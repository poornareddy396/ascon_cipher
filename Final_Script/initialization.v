==> flow/design.v <==
`timescale 1ns / 1ps
module Perm(
    input clk,
    input [319:0] S,
    input start,
    input [3:0]rnd_type,
    output reg finish,
    output reg [319:0] S_out
    );
    wire [63:0] x0,x1,x2,x3,x4;
    reg [63:0] x0_t,x1_t,x2_t,x3_t,x4_t;
    reg [3:0] type,rnd_no;
    always@(posedge clk)begin
    if(start==1)begin
    {x4_t,x3_t,x2_t,x1_t,x0_t}<=S;
    type<=rnd_type;
    rnd_no<=0;
    finish<=0;
    end
    else if(start!=1 && rnd_no<type) begin
    x0_t <= x0;
    x1_t <= x1;
    x2_t <= x2;
    x3_t <= x3;
    x4_t <= x4;
    rnd_no<=rnd_no+1;
    end
    if(rnd_no==type)begin
    finish<=1;
    S_out<={x4,x3,x2,x1,x0};
    end
    end
    wire [63:0]a1;
    RND_Const  L1(.rnds(type),.x2_in(x2_t),.rnd(rnd_no),.x2_out(a1));
    wire [63:0] b0,b1,b2,b3,b4;
    sbox L2(.x0(x0_t),.x1(x1_t),.x2(a1),.x3(x3_t),.x4(x4_t),
            .sl0(b0),.sl1(b1),.sl2(b2),.sl3(b3),.sl4(b4));
    linear_sub L3(.x0(b0),.x1(b1),.x2(b2),.x3(b3),.x4(b4),
            .o0(x0),.o1(x1),.o2(x2),.o3(x3),.o4(x4));
 endmodule           
module RND_Const(
    input  [63:0] x2_in,
    input  [3:0]  rnd,
    input [3:0] rnds,
    output [63:0] x2_out
);
reg [63:0] out_buf;
reg [7:0] rc;
assign x2_out = out_buf;
always @(*) begin
    if(rnds==6)
        rc = 8'h96 - rnd*8'h0F;
    else if(rnds==8)
        rc = 8'hB4 - rnd*8'h0F;
    else
        rc = 8'hF0 - rnd*8'h0F;
    out_buf = x2_in ^ {56'd0, rc};
end
endmodule
`timescale 1ns/1ps
  module sbox(
    input [63:0] x0, x1, x2, x3, x4,
    output [63:0] sl0, sl1, sl2, sl3, sl4
    );
            assign sl0 = (x4 & x1) ^ x3 ^ (x2 & x1) ^ x2 ^ (x1 & x0) ^ x1 ^ x0;      
            assign sl1 = x4 ^ (x3 & x2) ^ (x3 & x1) ^ x3 ^ x2 ^ x1 ^ x0 ^ (x2 & x1);
            assign sl2 = (x4 & x3) ^ x4 ^ x2 ^ x1 ^ 64'hffffffffffffffff;               
            assign sl3 = (x4 & x0) ^ (x3 & x0) ^ x4 ^ x3 ^ x2 ^x1 ^ x0;                 
            assign sl4 = (x4 & x1) ^ x4 ^ x3 ^ (x1 & x0) ^ x1;                          
        endmodule
`timescale 1ns / 1ps
module linear_sub(
        input [63:0] x0, x1, x2, x3, x4,
    output [63:0] o0, o1, o2, o3, o4
    );
    assign o0 = x0 ^ ((x0 >> 19) | ((x0 & (1<<19)-1) << (64-19))) ^ ((x0 >> 28) | ((x0 & (1<<28)-1) << (64-28)));
    assign o1 = x1 ^ ((x1 >> 61) | ((x1 & (1<<61)-1) << (64-61))) ^ ((x1 >> 39) | ((x1 & (1<<39)-1) << (64-39)));
    assign o2 = x2 ^ ((x2 >> 1)  | ((x2 & (1<<1)-1) << (64-1)))   ^ ((x2 >> 6)  | ((x2 & (1<<6)-1)  << (64-6)));
    assign o3 = x3 ^ ((x3 >> 10) | ((x3 & (1<<10)-1) << (64-10))) ^ ((x3 >> 17) | ((x3 & (1<<17)-1) << (64-17)));
    assign o4 = x4 ^ ((x4 >> 7)  | ((x4 & (1<<7)-1) << (64-7)))   ^ ((x4 >> 41) | ((x4 & (1<<41)-1) << (64-41)));
endmodule
`timescale 1ns / 1ps
module initialization(
    input [127:0]key,
    input [127:0]nonce,
    input clk,
    input start,
    output reg finish,
    output reg [319:0] state
 );
   reg [319:0]S;
   wire[319:0] perm_out;
   reg [2:0]layer;
   reg perm_start;
   wire perm_done;
   reg rst;
   localparam [63:0] IV= 64'h00001000808c0001;
   localparam [3:0] rnd= 4'd12;
   localparam Idle=2'd0;
   localparam Permu=2'd1;
   localparam key_xor =2'd2;
   localparam done =2'd3;
   always@(posedge clk)begin
   if(rst) begin
   layer<= Idle;
   perm_start<=0;
   rst<=0;
   end
   else begin
   case(layer)
       Idle: begin
       if(start) begin
       finish<=0;
       S<={IV,key,nonce};
       perm_start <=1'b1;
       layer<=Permu;
       end
       end
       Permu: begin
       perm_start<=0;
       if(perm_done)begin
       layer<=key_xor;
       S<=perm_out;
       end
       end
       key_xor:begin
       S<=S^{192'b0,key};
       layer<=done;
       end
       done: begin
       state<=S;
       finish<=1;
       rst<=1;
       end
       endcase
       end
       end
       Perm P(.clk(clk),.S(S),.start(perm_start),.rnd_type(rnd),.finish(perm_done),.S_out(perm_out));
endmodule
# == Reports on initialization ==
# What the tools print for initialization, step after step.
# Lines are those of the file above, counted from 1.
# Operators carry their Yosys type and port widths (W data, S select, Z words).
# Cell names lack the library's common part.
# Not given: -
# setup
design,initialization
clock_port,clk
lib,sky130hd
pvt_corner,tt_025C_1v80

# == Word level ==
# Yosys after proc, flatten, opt, wreduce and memory -nomap, before mapping. Memory bits, and registers merged into a memory's read port (data or address), are not among the register bits. Print and check cells are not counted. Equal cells are merged and count once.
# classes
n_mul,1
cmp,1
n_reduce_logical,11
addsub,2
n_eq,6
logic,59
muxes,21
# ops
op,count
$xor A64 B64 Y64,36
$pmux W320 S3,1
$mux W64,10
$mux W320,2
$and A64 B64 Y64,8
$xor A320 B128 Y320,1
$or A23 B64 Y64,1
$or A25 B64 Y64,1
$or A3 B64 Y64,1
$or A36 B64 Y64,1
$or A45 B64 Y64,1
$or A47 B64 Y64,1
$or A54 B64 Y64,1
$or A57 B64 Y64,1
$or A58 B64 Y64,1
$or A63 B64 Y64,1
$xor A64 B8 Y64,1
$not A64 Y64,1
$mul A4 B4 Y8 const B,1
$pmux W3 S3,1
$sub A8 B8 Y8 const A,1
$reduce_bool A2 Y1,3
$eq A3 B2 Y1 const B,2
$reduce_and A3 Y1,2
$mux W3,2
$reduce_and A2 Y1,2
$add A4 B1 Y4 const B,1
$lt A4 B4 Y1 const B,1
# Not listed: further kinds 11, cells in them 15.
# word_totals
output_inout_bits,321
ff_bits,1291

# == Logic depth ==
# Longest topological path by Yosys (ltp), each cell counted once; first at word level (registers and memories cut), then after technology mapping (sequential cells cut; the memories' decode and read muxes count).
# depth
depth_word,16
abc_area,0
mapped_depth,14
depth_no_buf,14

# == After synthesis ==
# Source: synth_stat.txt of the flow (Yosys; design flattened, memories mapped). It holds for the ABC_AREA given above (unset counts as 0); a run with the other value may have another netlist.
# Totals and module areas in this step are rounded.
# types
cell_type,count,type_area_um2
edfxtp_1,1281,3.85E+04
xnor2_1,966,8.46E+03
mux2_2,317,3.57E+03
xor2_1,310,2.72E+03
nand2_1,399,1.5E+03
a22o_1,128,1.12E+03
a22oi_1,128,960.922
nor2b_1,117,731.952
o21ai_0,127,635.61
nor3_1,114,570.547
clkbuf_1,123,461.693
and2_1,64,400.384
and3_1,56,350.336
nor2_1,84,315.302
xnor3_1,14,315.302
ha_1,20,250.24
dfxtp_1,11,220.211
xnor2_2,6,97.594
# Not listed: further types 19, cells in them 71.
# mapped
buf_cells,129
yosys_area_mm2,0.0617
cell_count,4336
ffs,1292
# The figures by module come from a second, unflattened synthesis with its own total; it is not the netlist above.
# hier_totals
hier_cells,4155
hier_area_mm2,0.0665
# Each row is one instance without its submodules.
# by_module
module,mod_seq_area_mm2,instances,n_cells,mod_area_mm2
initialization,0.0194,1,1505,0.0252
Perm,0.0194,1,1040,0.0239
sbox,0,1,1152,0.00856
linear_sub,0,1,320,0.00769
RND_Const,0,1,138,0.00112

# == Worst setup path after synthesis ==
# Source: OpenSTA report_checks on the synthesized netlist (no wires, ideal clock, input and output delay 20% of the period each), path of least setup slack; recovery checks are left aside. Register names are those of the netlist, which keeps one name where synthesis merged equal registers.
# synth_path
path_kind,in2reg
start,in start
end,reg S[128]
required_time_ns,53.434
slack_ns,24.837
n_path_buf,0
in_delay_ns,10.840
arrival_time_ns,28.598
delay_ns,18.524
clock_period_ns,54.2
setup_ns,0.766
path_stages,4
synth_period_reached_ns,29.363
# "delay_ns" is the arrival time less input delay plus setup time.
# "path_stages": output pins that drive a net of the path, with the launching flip-flop's if there is one; two outputs of one cell count as two.
# "synth_period_reached_ns" = period - worst setup slack (recovery checks aside). The figure is calculated, with input and output delays left at 20% of the set period.
# Between the ends stands the longest chain of elaborated cells between them, by number of cells; it is not shown to be the way that was timed. Of several equally long chains one is given.
# Each line given opens the expression or statement behind the cell; cells for indexed reads and writes are added by Yosys, which also makes memories of some case tables.
# At most two assigning lines are given for a register; there are more.
# The path ends at the enable pin of a flip-flop; only ways to that pin are counted.
# synth_between
cell_sequence,nand2b_1 > nand2b_1 > nor3b_1 > nor2b_1
elab_chain_len,2
# synth_lines
element,line,text
start: declaration,87,"input start,"
$ne A2 B2 Y1,-,
$reduce_and A4 Y1,-,
end: assignment,114,"S<={IV,key,nonce};"
end: assignment,123,S<=perm_out;
end: declaration,91,reg [319:0]S;

# == Timing after layout ==
# Path of least setup slack in the final report of run A (OpenROAD, finished layout, wires in). Where an end is a register, its clock arrival counts in the times.
# layout_path
path_kind,in2reg
start,in start
end,reg S[132]
arrival_time_ns,8.93
required_time_ns,33.28
clock_period_ns,32.9
setup_ns,0.38
slack_ns,24.34
n_path_buf,2
in_delay_ns,6.58
path_stages,6
# Between the ends stands the longest chain of elaborated cells between them, by number of cells; it is not shown to be the way that was timed. Of several equally long chains one is given.
# At most two assigning lines are given for a register; there are more.
# The path ends at the enable pin of a flip-flop; only ways to that pin are counted.
# layout_between
cell_sequence,clkdlybuf4s50_1 > nand2b_1 > nand2b_1 > nor3b_2 > nor2b_4 > buf_12
elab_chain_len,2
# layout_lines
element,line,text
start: declaration,87,"input start,"
$ne A2 B2 Y1,-,
$reduce_and A4 Y1,-,
end: assignment,114,"S<={IV,key,nonce};"
end: assignment,123,S<=perm_out;
end: declaration,91,reg [319:0]S;

# initialization through Yosys and OpenROAD on sky130hd: 2 stored runs, unordered, with their settings and measured results. The constraints put input and output delay at 20% of the set period each and load the outputs with 0.01 pF.
# The results are shown rounded.
# Settings: n/a = not set for that run.
# Among the results, n/a means that no value is shown for the run.
stored run,period_ns,CORE_UTILIZATION,SETUP_SLACK_MARGIN,PLACE_DENSITY,GPL_ROUTABILITY_DRIVEN,CTS_CLUSTER_SIZE,CTS_CLUSTER_DIAMETER,CAP_MARGIN,CORE_MARGIN,SLEW_MARGIN,PLACE_DENSITY_LB_ADDON,CORE_ASPECT_RATIO,CELL_PAD_IN_SITES_GLOBAL_PLACEMENT,CELL_PAD_IN_SITES_DETAIL_PLACEMENT,TNS_END_PERCENT,ABC_AREA,MIN_ROUTING_LAYER,MAX_ROUTING_LAYER,finalCellArea_mm2,worst_hold_slack_ns,synth_chip_area_mm2,timing.setup.ws_ns,final_die_area_mm2,final_setup_tns_ns
run A,32.9,61,5.0,0.81,0,80,38,20,2,20,n/a,n/a,n/a,n/a,n/a,n/a,n/a,n/a,0.0747,0.448,0.0617,24.3,0.104,0.000
run B,26.8,61,2.13,n/a,n/a,64,164,20,2,30,0.05,0.52,3,1,30,1,met1,met4,n/a,n/a,n/a,n/a,n/a,n/a
# Run B: incomplete, placement halted on FLW-0024
